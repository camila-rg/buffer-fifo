==> flow/design.v <==
module uart_rx #(
    parameter DATA_BITS = 8,
    parameter STOP_BITS = 1,
    parameter OVERSAMPLING = 16
)(
    input clk_in,
    input n_rst,
    input rx,
    output ready_out,
    output valid_out,
    output [DATA_BITS-1:0] data_out
);
localparam 
    idle  = 2'b00,
    start = 2'b01,
    data  = 2'b10,
    stop  = 2'b11;
reg ready_reg, next_ready;
reg valid_reg, next_valid;
reg [DATA_BITS-1:0] data_reg, next_data;
reg [1:0] state, next_state;
reg [$clog2((OVERSAMPLING*2)-1)-1:0] clk_cnt, next_clk;
reg [2:0] bit_cnt, next_bit;
always @(posedge clk_in or negedge n_rst) begin
    if (~n_rst) begin
        state      <= idle;
        valid_reg  <= 1'b0;
        ready_reg  <= 1'b0;
        data_reg   <= 0;
        clk_cnt    <= 0;
        bit_cnt    <= 0;
    end else begin
        state      <= next_state;
        ready_reg  <= next_ready;
        valid_reg  <= next_valid;
        clk_cnt    <= next_clk;
        bit_cnt    <= next_bit;
        data_reg   <= next_data;
    end
end
always @(*) begin
    next_state = state;
    next_ready = ready_reg;
    next_valid = valid_reg;
    next_clk = clk_cnt;
    next_bit = bit_cnt;
    next_data = data_reg;
    case (state)
        idle: begin
            next_ready = 1'b1;
            if (~rx) begin
                next_clk = 0;
                next_state = start;
            end
        end
        start: begin
            next_ready = 1'b0;
            if (clk_cnt == (OVERSAMPLING/2) - 1) begin
                next_clk = 0;
                if (~rx) begin
                    next_bit = 0;
                    next_state = data;
                end else begin
                    next_state = idle;
                end
            end else begin
                next_clk = clk_cnt + 1;
            end
        end
        data: begin
            if (clk_cnt == OVERSAMPLING - 1) begin
                next_clk = 0;
                next_data = {rx, data_reg[DATA_BITS-1:1]};
                if (bit_cnt == DATA_BITS - 1) begin
                    next_valid = 1'b1;
                    next_state = stop;
                end else begin
                    next_bit = bit_cnt + 1;
                end
            end else begin
                next_clk = clk_cnt + 1;
            end
        end
        stop: begin
            next_valid = 1'b0;
            if (clk_cnt == (OVERSAMPLING * STOP_BITS) - 1) begin
                next_state = idle;
            end else begin
                next_clk = clk_cnt + 1;
            end
        end
    endcase
end
assign data_out = data_reg;
assign valid_out = valid_reg;
assign ready_out = ready_reg;
endmodule
-- Tool chain data of uart_rx
The steps from the RTL of uart_rx to its reports follow in flow order.
Line numbers count from 1 in the design file above.
Cell names lack the library's common part.
A cell with -- has no value.
- design top: uart_rx
- clock port: clk_in
- library: sky130hd
- timing corner: tt_025C_1v80

-- Elaborated design
Counts by Yosys on the flattened word-level netlist (proc, flatten, opt, wreduce; memories kept). Register bits leave out memories and registers merged into their read ports (data or address). Print and check cells are left out. Cells with the same type and inputs are merged into one.
- add/subtract/negate cells at 2
- equal/unequal tests at 14
- noted muxes and demuxes: 23
- bitwise operators: 3
- reduce/logical cells: 10
- operator list (kind ; count):
    parallel mux 5 bit (select 4 bit) ; 1
    2-to-1 mux 5 bit ; 4
    != test 2 bit (second input constant) ; 8
    2-to-1 mux 8 bit ; 2
    2-to-1 mux 3 bit ; 4
    2-to-1 mux 2 bit ; 6
    AND reduction 5 bit ; 2
    parallel mux 2 bit (select 4 bit) ; 1
    OR reduction 2 bit ; 3
    parallel mux 3 bit (select 2 bit) ; 1
    adder 5 x 1 -> 5 bit (second input constant) ; 1
    == test 5 x 3 -> 1 bit (second input constant) ; 1
    == test 5 x 4 -> 1 bit (second input constant) ; 1
    == test 2 bit (second input constant) ; 2
    AND reduction 2 bit ; 2
    parallel mux 1 bit (select 2 bit) ; 2
    NOT 1 bit ; 3
    adder 3 x 1 -> 3 bit (second input constant) ; 1
    == test 3 bit (second input constant) ; 1
    AND reduction 3 bit ; 1
    OR reduction 3 bit ; 1
    == test 2 x 1 -> 1 bit (second input constant) ; 1
    logical NOT 2 bit ; 1
    2-to-1 mux 1 bit ; 2
- register bits: 20
- bits of input ports: 3
- output and inout port bits: 10
- cells after elaboration: 58

-- Logic depth
Longest topological path by Yosys (ltp), each cell counted once; first at word level (registers and memories cut), then after technology mapping (sequential cells cut; the memories' decode and read muxes count).
- depth in word-level cells at 4
- ABC_AREA: 0
- mapped depth: 7
- mapped depth without buffers: 7

-- Mapped cells and area
Yosys stat after the flow's synthesis: flattened, memories mapped to cells. It holds for the ABC_AREA given above (unset counts as 0); a run with the other value may have another netlist.
- cells by type (cell ; count ; total area (µm²)):
    dfrtp_1 ; 21 ; 525.504
    mux2_2 ; 8 ; 90.086
    ha_1 ; 6 ; 75.072
    nand2_1 ; 9 ; 33.782
    inv_1 ; 8 ; 30.029
    nand4bb_4 ; 1 ; 27.526
    a221oi_4 ; 1 ; 26.275
    dfstp_2 ; 1 ; 26.275
    mux2_1 ; 2 ; 22.522
    mux2i_1 ; 2 ; 20.019
    nand3_2 ; 2 ; 20.019
    o21ai_1 ; 4 ; 20.019
    mux2_4 ; 1 ; 15.014
    o21ai_0 ; 3 ; 15.014
    a22o_2 ; 1 ; 10.01
    nand3_1 ; 2 ; 10.01
    a211o_1 ; 1 ; 8.758
    a21oi_2 ; 1 ; 8.758
Other cell types: 19; their cells: 20.
- standard cells after synthesis: 94
- noted cell area after synthesis: 0.0011123 mm²
- sequential area: 0.0005518 mm²
- mapped flip-flops at 22
- buffers at 2

-- Worst setup path after synthesis
Path of least setup slack by OpenSTA after synthesis, without wires, with an ideal clock, recovery checks aside; 20% of the period is set as input and as output delay. Where synthesis merged equal registers, the netlist keeps one of their names.
- path kind: register to register
- from: register clk_cnt[0]
- to: register data_reg[1]
- noted period: 2110 ps
- library setup time: 125 ps
- time at the first pin at 0 ps
- arrival: 1675 ps
- data required time: 1985 ps
- path slack: 311 ps
- path delay at 1800 ps
- stages: 8
- buffers on the path: 0
- synthesis period reached: 1799 ps
"path delay" is the arrival time less input delay plus setup time.
"stages": output pins that drive a net of the path, with the launching flip-flop's if there is one; two outputs of one cell count as two.
"synthesis period reached" is the clock period less the worst setup slack; recovery checks do not enter. This is arithmetic on one report: input and output delays are still those of the set period (20% each).
The rows between start and end are the longest chain of elaborated cells between them; the timing report does not say that the signal goes this way. Where chains are equally long, one stands for them.
Each line given opens the expression or statement behind the cell; cells for indexed reads and writes are added by Yosys, which also makes memories of some case tables.
- cells stage by stage: dfrtp_1 ha_1 and3_2 ha_1 inv_1 nand2_1 nand3_2 mux2_2
- cells in the longest elaborated chain at 3
- elaborated cells between the ends (all ways) at 5
- those cells by class: 2 x eq/ne; 2 x mux; 1 x reduce/logical
- ends and longest elaborated chain, post-synthesis (what ; line ; RTL):
    start: declaration ; 22 ; reg [$clog2((OVERSAMPLING*2)-1)-1:0] clk_cnt, next_clk;
    start: assignment ; 30 ; clk_cnt    <= 0;
    start: assignment ; 36 ; clk_cnt    <= next_clk;
    == test 5 x 4 -> 1 bit ; 71 ; if (clk_cnt == OVERSAMPLING - 1) begin
    2-to-1 mux 8 bit ; 71 ;
    2-to-1 mux 8 bit ; 48 ; case (state)
    end: assignment ; 29 ; data_reg   <= 0;
    end: assignment ; 38 ; data_reg   <= next_data;
    end: declaration ; 20 ; reg [DATA_BITS-1:0] data_reg, next_data;

-- Worst path after layout
From the final timing report of flow run 2: the path of least setup slack in the routed layout; clock arrival at registers is part of the times.
The path's times are printed in steps of 10 ps; the period is the one set.
- path kind: register to register
- from: register clk_cnt[1]
- to: register clk_cnt[0]
- noted period: 1350 ps
- library setup time: 100 ps
- time at the first pin at 310 ps
- arrival: 1940 ps
- data required time: 1570 ps
- path slack: -380 ps
- stages: 8
- buffers on the path: 0
The rows between start and end are the longest chain of elaborated cells between them; the timing report does not say that the signal goes this way. Where chains are equally long, one stands for them.
- cells stage by stage: dfrtp_1 ha_4 and3_4 ha_4 inv_2 a221oi_4 nor2_1 mux2_2
- cells in the longest elaborated chain at 3
- elaborated cells between the ends (all ways) at 8
- those cells by class: 3 x eq/ne; 4 x mux; 1 x reduce/logical
- ends and longest elaborated chain, after layout (what ; line ; RTL):
    start: declaration ; 22 ; reg [$clog2((OVERSAMPLING*2)-1)-1:0] clk_cnt, next_clk;
    start: assignment ; 30 ; clk_cnt    <= 0;
    start: assignment ; 36 ; clk_cnt    <= next_clk;
    == test 5 x 4 -> 1 bit ; 86 ; if (clk_cnt == (OVERSAMPLING * STOP_BITS) - 1) begin
    2-to-1 mux 5 bit ; 86 ;
    parallel mux 5 bit (select 4 bit) ; 48 ; case (state)
    end: assignment ; 30 ;
    end: assignment ; 36 ;
    end: declaration ; 22 ;

Lab notebook: uart_rx

Stored flow runs of uart_rx (2 of them; Yosys, OpenROAD, sky130hd). They differ in their settings and are not a sequence. Constraints: input delay and output delay 20% of the set period each, output load 0.01 pF.
"clock period achieved": clock period set for the run, less the worst setup slack. It is reckoned from that one timing run; input and output delays stay at 20% of the period that was set.
By "time of the worst setup path" is meant the share of the clock period that the worst setup path is allowed (20% is reserved at inputs, 20% at outputs), minus its slack. Clock arrival times at its registers enter into it.
By "power consumption" is meant OpenSTA's value without simulated activity: inputs other than the clock are taken to toggle once in ten clock periods, and the tool carries that through the logic.
"time of the worst setup path" is given in steps of 10 ps.

Flow run 1

==> flow/run.sh <==
#!/bin/bash
# the make line also repeats the synthesis and layout settings of config.mk as NAME=value (left out here)
make -C /OpenROAD-flow-scripts/flow DESIGN_CONFIG=/design/flow/config.mk WORK_HOME=/design/flow/orfs CLKGATE_MAP_FILE= finish
==> flow/config.mk <==
export PLATFORM = sky130hd
export DESIGN_NAME = uart_rx
export DESIGN_NICKNAME = uart_rx
export VERILOG_FILES = /design/flow/design.v
export SDC_FILE = /design/flow/constraint.sdc
export NUM_CORES = 4
export LEC_CHECK = 0
export ABC_AREA = 1
export CAP_MARGIN = 35
export CELL_PAD_IN_SITES_DETAIL_PLACEMENT = 2
export CELL_PAD_IN_SITES_GLOBAL_PLACEMENT = 3
export CORE_MARGIN = 2
export CORE_UTILIZATION = 45
export GPL_TIMING_DRIVEN = 1
export MAX_ROUTING_LAYER = met5
export SETUP_SLACK_MARGIN = 0.29
export SLEW_MARGIN = 5
==> flow/constraint.sdc <==
create_clock -name core_clock -period 1.54 [get_ports {clk_in}]
set_input_delay 0.3080 -clock core_clock [delete_from_list [all_inputs] [get_ports {clk_in}]]
set_output_delay 0.3080 -clock core_clock [all_outputs]
set_load 0.01 [all_outputs]

Flow run 1: unfinished; error GPL-0301 in placement.

Flow run 2

==> flow/run.sh <==
#!/bin/bash
# the make line also repeats the synthesis and layout settings of config.mk as NAME=value (left out here)
make -C /OpenROAD-flow-scripts/flow DESIGN_CONFIG=/design/flow/config.mk WORK_HOME=/design/flow/orfs CLKGATE_MAP_FILE= finish
==> flow/config.mk <==
export PLATFORM = sky130hd
export DESIGN_NAME = uart_rx
export DESIGN_NICKNAME = uart_rx
export VERILOG_FILES = /design/flow/design.v
export SDC_FILE = /design/flow/constraint.sdc
export NUM_CORES = 4
export LEC_CHECK = 0
export CAP_MARGIN = 40
export CELL_PAD_IN_SITES_GLOBAL_PLACEMENT = 1
export CORE_MARGIN = 7
export CORE_UTILIZATION = 34
export CTS_CLUSTER_DIAMETER = 376
export CTS_CLUSTER_SIZE = 84
export GPL_ROUTABILITY_DRIVEN = 1
export GPL_TIMING_DRIVEN = 1
export MIN_ROUTING_LAYER = met2
export PLACE_DENSITY_LB_ADDON = 0.28
export SETUP_SLACK_MARGIN = 0.29
export SLEW_MARGIN = 25
==> flow/constraint.sdc <==
create_clock -name core_clock -period 1.35 [get_ports {clk_in}]
set_input_delay 0.2700 -clock core_clock [delete_from_list [all_inputs] [get_ports {clk_in}]]
set_output_delay 0.2700 -clock core_clock [all_outputs]
set_load 0.01 [all_outputs]

Measured in flow run 2:
- cell area after synthesis: 0.0011123 mm²
- noted the full die area: 0.0050687 mm²
- standard-cell area after layout: 0.0017805 mm²
- final design utilization: 57.8 %
- worst setup slack after layout: -376 ps
- noted the setup TNS: -5825 ps
- power consumption at 0.003919 W
- noted the clock period achieved: 1726 ps
- time of the worst setup path: 1730 ps
- worst path kind: register to register
